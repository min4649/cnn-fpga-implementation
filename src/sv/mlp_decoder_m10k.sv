==> flow/design.v <==
module mlp_m10k_interface
( input rst, 
  input clk,
  input [$clog2(75)-1:0] read_addr_in,
  input [26:0] data_m10k0,
  input [26:0] data_m10k1,
  input [26:0] data_m10k2,
  output logic [$clog2(25)-1:0]read_addr_out,
  output [26:0] data_forward
);
logic [1:0] mem_sel_pipe_1,mem_sel_pipe_2;
logic [1:0] mem_sel_in;
always_comb begin 
   if(read_addr_in < 25) begin
       mem_sel_in = 2'b00;
       read_addr_out = read_addr_in; 
   end
   else if(read_addr_in < 50) begin
 	mem_sel_in =2'b01;
	read_addr_out = read_addr_in - 25; 
   end
   else begin
 	mem_sel_in = 2'b11;
	read_addr_out = read_addr_in - 50; 
   end
end
always_ff@(posedge clk) begin
   if(rst) begin
	mem_sel_pipe_1 <= 'd0;
	mem_sel_pipe_2 <= 'd0;
   end
   else begin
	mem_sel_pipe_1 <= mem_sel_in;
	mem_sel_pipe_2 <= mem_sel_pipe_1;
   end
end
assign data_forward = ( mem_sel_pipe_2 == 2'b00 ) ? data_m10k0 : (mem_sel_pipe_2 == 2'b01 ? data_m10k1 : data_m10k2);
endmodule
* Reports on mlp_m10k_interface
What the tools print for mlp_m10k_interface, step after step. Line numbers count from 1 in the design file above. Not given: -
Design: top module mlp_m10k_interface, clock input clk, library sky130hd, library corner tt_025C_1v80

* Word level
Source: Yosys, flattened and elaborated, memories not mapped. Widths are those after wreduce. Registers that Yosys merges into a memory's read port (data or address) are not register bits. Print and check cells do not count. Equal cells are merged and count once.
Bit counts: cells after elaboration 14, register bits after elaboration 4, input bits 90
Cells by class: add/subtract/negate cells 2, eq/ne operators 1, order comparisons 2, muxes and demuxes 5, reduce/logical cells 2
Operator list (number):
- 27-bit two-way mux | 2
- 5-bit subtractor (second input constant) | 2
- 5-bit two-way mux | 2
- 7-bit by 5-bit < comparator with 1-bit output (second input constant) | 1
- 7-bit by 6-bit < comparator with 1-bit output (second input constant) | 1
- 2-bit by 1-bit == test with 1-bit output (second input constant) | 1
- 2-bit zero test | 1
- 2-bit OR reduction | 1
- 2-bit two-way mux | 1

* Depth
Longest topological path by Yosys (ltp), each cell counted once; first at word level (registers and memories cut), then after technology mapping (sequential cells cut; the memories' decode and read muxes count).
Logic depth: word-level depth 3, ABC_AREA 0, depth in mapped cells 6, depth with buffers taken out 6

* Mapped cells and area
Source: synth_stat.txt of the flow (Yosys; design flattened, memories mapped). It holds for the ABC_AREA given above (unset counts as 0); a run with the other value may have another netlist. Totals and module areas in this step are rounded.
Cells by type:
- sky130_fd_sc_hd__mux2i_1 | number 30, area in all 300.288 µm²
- sky130_fd_sc_hd__nand2_1 | number 31, area in all 116.362 µm²
- sky130_fd_sc_hd__dfxtp_1 | number 4, area in all 80.077 µm²
- sky130_fd_sc_hd__o21ai_0 | number 15, area in all 75.072 µm²
- sky130_fd_sc_hd__o21ai_1 | number 13, area in all 65.062 µm²
- sky130_fd_sc_hd__ha_1 | number 3, area in all 37.536 µm²
- sky130_fd_sc_hd__clkbuf_1 | number 9, area in all 33.782 µm²
- sky130_fd_sc_hd__buf_2 | number 4, area in all 20.019 µm²
- sky130_fd_sc_hd__a21bo_4 | number 1, area in all 16.266 µm²
- sky130_fd_sc_hd__a311oi_2 | number 1, area in all 15.014 µm²
- sky130_fd_sc_hd__nor3_1 | number 3, area in all 15.014 µm²
- sky130_fd_sc_hd__nand2b_4 | number 1, area in all 13.763 µm²
- sky130_fd_sc_hd__a31oi_2 | number 1, area in all 12.512 µm²
- sky130_fd_sc_hd__nor2b_1 | number 2, area in all 12.512 µm²
- sky130_fd_sc_hd__inv_1 | number 3, area in all 11.261 µm²
- sky130_fd_sc_hd__nor2_1 | number 3, area in all 11.261 µm²
- sky130_fd_sc_hd__a21oi_1 | number 2, area in all 10.01 µm²
- sky130_fd_sc_hd__a311o_1 | number 1, area in all 10.01 µm²
Not listed: further types 13, cells in them 14.
Synthesis totals: buffer cells 13, area of sequential cells 80.1 µm², flip-flops 4, mapped cells 141, mapped area 958.4 µm²

* Path before layout
OpenSTA on the mapped netlist: ideal clock, no wires. The path of least setup slack (recovery checks aside). Input and output delay are each 20% of the period. Register names are those of the netlist, which keeps one name where synthesis merged equal registers.
Timing path post-synthesis: path kind in2out, from input read_addr_in[1], to output read_addr_out[1], stages on the path 6, setup slack 0.482 ns, buffers on the path 0, arrival time 1.902 ns, delay of the path 1.306 ns, input delay 0.596 ns, data required time 2.384 ns, period 2.98 ns, external output delay 0.596 ns, synthesis period reached 2.498 ns
"delay of the path" = arrival - input delay + setup time. A path that ends at an output port has no setup time. "stages on the path": output pins that drive a net of the path, with the launching flip-flop's if there is one; two outputs of one cell count as two. "synthesis period reached" is the clock period less the worst setup slack; recovery checks do not enter. This is arithmetic on one report: input and output delays are still those of the set period (20% each). Between the ends stands the longest chain of elaborated cells between them, by number of cells; it is not shown to be the way that was timed. Of several equally long chains one is given. Each line given opens the expression or statement behind the cell; cells for indexed reads and writes are added by Yosys, which also makes memories of some case tables.
On the way, post-synthesis: cells stage by stage sky130_fd_sc_hd__inv_1 -> sky130_fd_sc_hd__ha_1 -> sky130_fd_sc_hd__a21bo_4 -> sky130_fd_sc_hd__a311oi_2 -> sky130_fd_sc_hd__mux2i_1 -> sky130_fd_sc_hd__a21oi_1, length of the longest elaborated chain 3, elaborated cells between the ends (all ways) 6, source lines of those cells 4, those cells by class add/sub (2); compare (2); mux (2)
RTL lines, path post-synthesis:
- start, declared | RTL line 4 | input [$clog2(75)-1:0] read_addr_in,
- 5-bit subtractor | RTL line 24 | read_addr_out = read_addr_in - 50;
- 5-bit two-way mux | RTL line 18 | else if(read_addr_in < 50) begin
- 5-bit two-way mux | RTL line 14 | if(read_addr_in < 25) begin
- end, declared | RTL line 8 | output logic [$clog2(25)-1:0]read_addr_out,

Wiki page: mlp_m10k_interface / flow data

Top module mlp_m10k_interface; platform sky130hd; tools Yosys and OpenROAD; 2 stored runs in no particular order. Input and output delays are each 20% of the period that was set; the output load is 0.01 pF.

* Run 1 | settings: period_ns 4.47; CORE_UTILIZATION 26; SETUP_SLACK_MARGIN 0.13; PLACE_DENSITY 0.64; CORE_MARGIN 6; CELL_PAD_IN_SITES_GLOBAL_PLACEMENT 3; TNS_END_PERCENT 95; ABC_AREA 0; CTS_CLUSTER_SIZE 42; CTS_CLUSTER_DIAMETER 44; CAP_MARGIN 40; SLEW_MARGIN 30 | no final report: placement broke off with GPL-0301
* Run 2 | settings: period_ns 2.72; SETUP_SLACK_MARGIN 0.54; CAP_MARGIN 20; CORE_MARGIN 2; CORE_UTILIZATION 40; SLEW_MARGIN 20 | no final report: placement broke off with GPL-0301
